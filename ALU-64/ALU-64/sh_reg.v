==> flow/design.v <==
module sh_reg #(parameter w = 64, parameter d = 1)(
  input clk,
  input rst_b,
  input load,
  input sh,
  input [2:0]sh_mode,
  input [d-1:0]sh_in,
  input [w-1:0]in,
  output reg [w-1:0]q
);
  reg [w-1:0]qq;
  initial begin
    qq = 0;
  end
  always @(posedge clk) begin
    if(load)
      qq = in;
    if(sh)
      case(sh_mode)
        3'b000: qq = {qq[w-1-d:0], {d{1'b0}}};  
        3'b001: qq = {{d{1'b0}}, qq[w-1:d]};  
        3'b010: qq = {qq[w-1-d:0], {d{1'b0}}};  
        3'b011: qq = {{d{qq[w-1]}}, qq[w-1:d]};  
        3'b100: qq = {qq[w-1-d:0], qq[w-1:w-d]};  
        3'b101: qq = {qq[d-1:0], qq[w-1:d]};  
        3'b110: qq = {qq[w-1-d:0], sh_in};  
        3'b111: qq = {sh_in, qq[w-1:d]};  
      endcase
  end
  always @(posedge clk or negedge rst_b) begin
    if(!rst_b)
      q <= {w{1'b0}};
    else
      q <= qq;
  end
endmodule
**From RTL to reports: sh_reg**

What the tools print for sh_reg, step after step.
Lines are those of the file above, counted from 1.
Operators: Yosys type, input widths -> output width; for muxes data width and select width s.
Cell names lack the library's common part.
Not given: --

- Design top: sh_reg
- Clock port: clk
- Cell library: sky130hd
- Corner: tt_025C_1v80

**Word-level counts**

Source: Yosys, flattened and elaborated, memories not mapped. Widths are those after wreduce; folded enables and synchronous resets count as part of the registers. Registers that Yosys merges into a memory's read port (data or address) are not register bits. Print and check cells do not count. Equal cells are merged and count once.

- Output and inout port bits: 64
- Cells after elaboration: 14
- Input bits: 72
- Register bits: 128

- Reductions and logical operators: 2
- Equal/unequal tests: 7
- Multiplexer cells: 3

Operator list:

| kind | count |
|---|---|
| $pmux 64 s7 | 1 |
| $mux 64 | 2 |
| $eq 3x3->1 const B | 4 |
| $eq 3x2->1 const B | 2 |
| $eq 3x1->1 const B | 1 |
| $logic_not 3->1 | 1 |
| $reduce_or 2->1 | 1 |

**Depth**

Depth = most cells in a row (Yosys ltp): at word level without a register or memory, in the mapped netlist without a sequential cell, where the memories' decode and read muxes count.

- Depth in word-level cells: 4
- ABC_AREA: 0
- Gate-level depth with buffers: 5
- Gate-level depth less buffers: 3

**Mapped cells and area**

Source: synth_stat.txt of the flow (Yosys; design flattened, memories mapped). It holds for the ABC_AREA given above (unset counts as 0); a run with the other value may have another netlist.

- Mapped cells: 418
- Buffer cells: 27
- Sequential area: 2882.8 um^2
- Synthesis area: 5293.8 um^2
- Flip-flop cells: 128

Cell types:

| cell | count | area in all (um^2) |
|---|---|---|
| dfrtp_1 | 64 | 1.6E+03 |
| dfxtp_1 | 64 | 1.28E+03 |
| mux2_4 | 60 | 900.864 |
| mux2i_1 | 62 | 620.595 |
| a21oi_1 | 64 | 320.307 |
| nor2_1 | 64 | 240.23 |
| buf_12 | 6 | 120.115 |
| clkbuf_1 | 14 | 52.55 |
| buf_4 | 6 | 45.043 |
| mux2_2 | 4 | 45.043 |
| buf_6 | 1 | 11.261 |
| and3b_1 | 1 | 8.758 |
| o2111ai_1 | 1 | 8.758 |
| o211ai_1 | 1 | 7.507 |
| nand2b_1 | 1 | 6.256 |
| nand4_1 | 1 | 6.256 |
| nand3_1 | 1 | 5.005 |
| o21ai_0 | 1 | 5.005 |

Not listed: further types 2, cells in them 2.

**Path before layout**

Path of least setup slack by OpenSTA after synthesis, without wires, with an ideal clock, recovery checks aside; 20% of the period is set as input and as output delay. Where synthesis merged equal registers, the netlist keeps one of their names.

- Kind: in2reg
- From: in load
- To: reg qq[4]
- Launch time at the first pin: 250 ps
- Clock period: 1250 ps
- Stages: 5
- Buffers on the path: 2
- Setup time: 132 ps
- External input delay: 250 ps
- Data arrival time: 1064 ps
- Setup slack: 54 ps
- Required time: 1118 ps
- Path delay: 946 ps
- Synthesis period reached: 1196 ps

"path delay" is the arrival time less input delay plus setup time.
"stages" counts driving pins, that of a launching flip-flop among them; a cell with two outputs on the path counts twice.
"synthesis period reached" is the clock period less the worst setup slack; recovery checks do not enter. This is arithmetic on one report: input and output delays are still those of the set period (20% each).
Between the ends stands the longest chain of elaborated cells between them, by number of cells; it is not shown to be the way that was timed. Of several equally long chains one is given.
A line is the first line of the expression or statement that the cell stems from. Yosys adds cells for indexed reads and writes and turns some case tables into memories.
A register here has more assigning lines than the two given.

- Cells stage by stage: buf_6 > buf_12 > mux2_4 > mux2i_1 > a21oi_1
- Length of the longest elaborated chain: 3
- Elaborated cells on any way between the ends: 3
- RTL lines with such cells: 3
- Those cells by class: mux: 3

Ends and longest elaborated chain, after synthesis:

| what | line | source |
|---|---|---|
| from (decl) | 4 | `input load,` |
| $mux 64 | 16 | `if(load)` |
| $pmux 64 s7 | 19 | `case(sh_mode)` |
| $mux 64 | 18 | `if(sh)` |
| to (assign) | 17 | `qq = in;` |
| to (assign) | 20 | `3'b000: qq = {qq[w-1-d:0], {d{1'b0}}};` |
| to (decl) | 11 | `reg [w-1:0]qq;` |

**Path in the finished layout**

Path of least setup slack in the final report of record 1 (OpenROAD, finished layout, wires in). Where an end is a register, its clock arrival counts in the times.
The path's times are printed in steps of 10 ps; the period is the one set.

- Kind: reg2out
- From: reg q[15]
- To: out q[15]
- Data arrival time: 1190 ps
- External output delay: 210 ps
- Required time: 820 ps
- Setup slack: -370 ps
- Buffers on the path: 1
- Clock period: 1030 ps
- Stages: 2
- Launch time at the first pin: 540 ps

- Cells stage by stage: dfrtp_1 > buf_2
- Length of the longest elaborated chain: 0
- Elaborated cells on any way between the ends: 0
- RTL lines with such cells: 0

Ends and longest elaborated chain, after layout:

| what | line | source |
|---|---|---|
| from (decl) | 9 | `output reg [w-1:0]q` |
| from (assign) | 32 | `q <= {w{1'b0}};` |
| from (assign) | 34 | `q <= qq;` |
| to (decl) | 9 |  |

## Implementation results

Module sh_reg, platform sky130hd: 2 stored runs of the flow (Yosys, OpenROAD) with differing settings, in no particular order. Input and output delays are each 20% of the period that was set; the output load is 0.01 pF.
"clock period achieved" = clock period - worst setup slack. The figure is calculated, with input and output delays left at 20% of the set period.
Among the settings, n/a means not set for that run.

| item | record 1 | record 2 |
|---|---|---|
| period_ns | 1.03 | 0.712 |
| CORE_UTILIZATION | 66 | 40 |
| PLACE_DENSITY_LB_ADDON | 0.14 | n/a |
| TNS_END_PERCENT | 45 | n/a |
| ABC_AREA | 0 | n/a |
| GPL_TIMING_DRIVEN | 0 | n/a |
| GPL_ROUTABILITY_DRIVEN | 0 | n/a |
| CAP_MARGIN | 0 | 20 |
| MIN_ROUTING_LAYER | met1 | n/a |
| CORE_MARGIN | 2 | 2 |
| SLEW_MARGIN | 20 | 20 |
| smallest setup slack (ps) | -368 | -357 |
| setup TNS (ps) | -19437 | -33984 |
| post-synthesis cell area (um^2) | 5293.8 | 5293.8 |
| die size (um^2) | 8753.5 | 14170.5 |
| clock period achieved (ps) | 1398 | 1069 |
| standard-cell area after routing (um^2) | 7507.2 | 7583.5 |
| utilization after layout (%) | 96.6 | 58.0 |
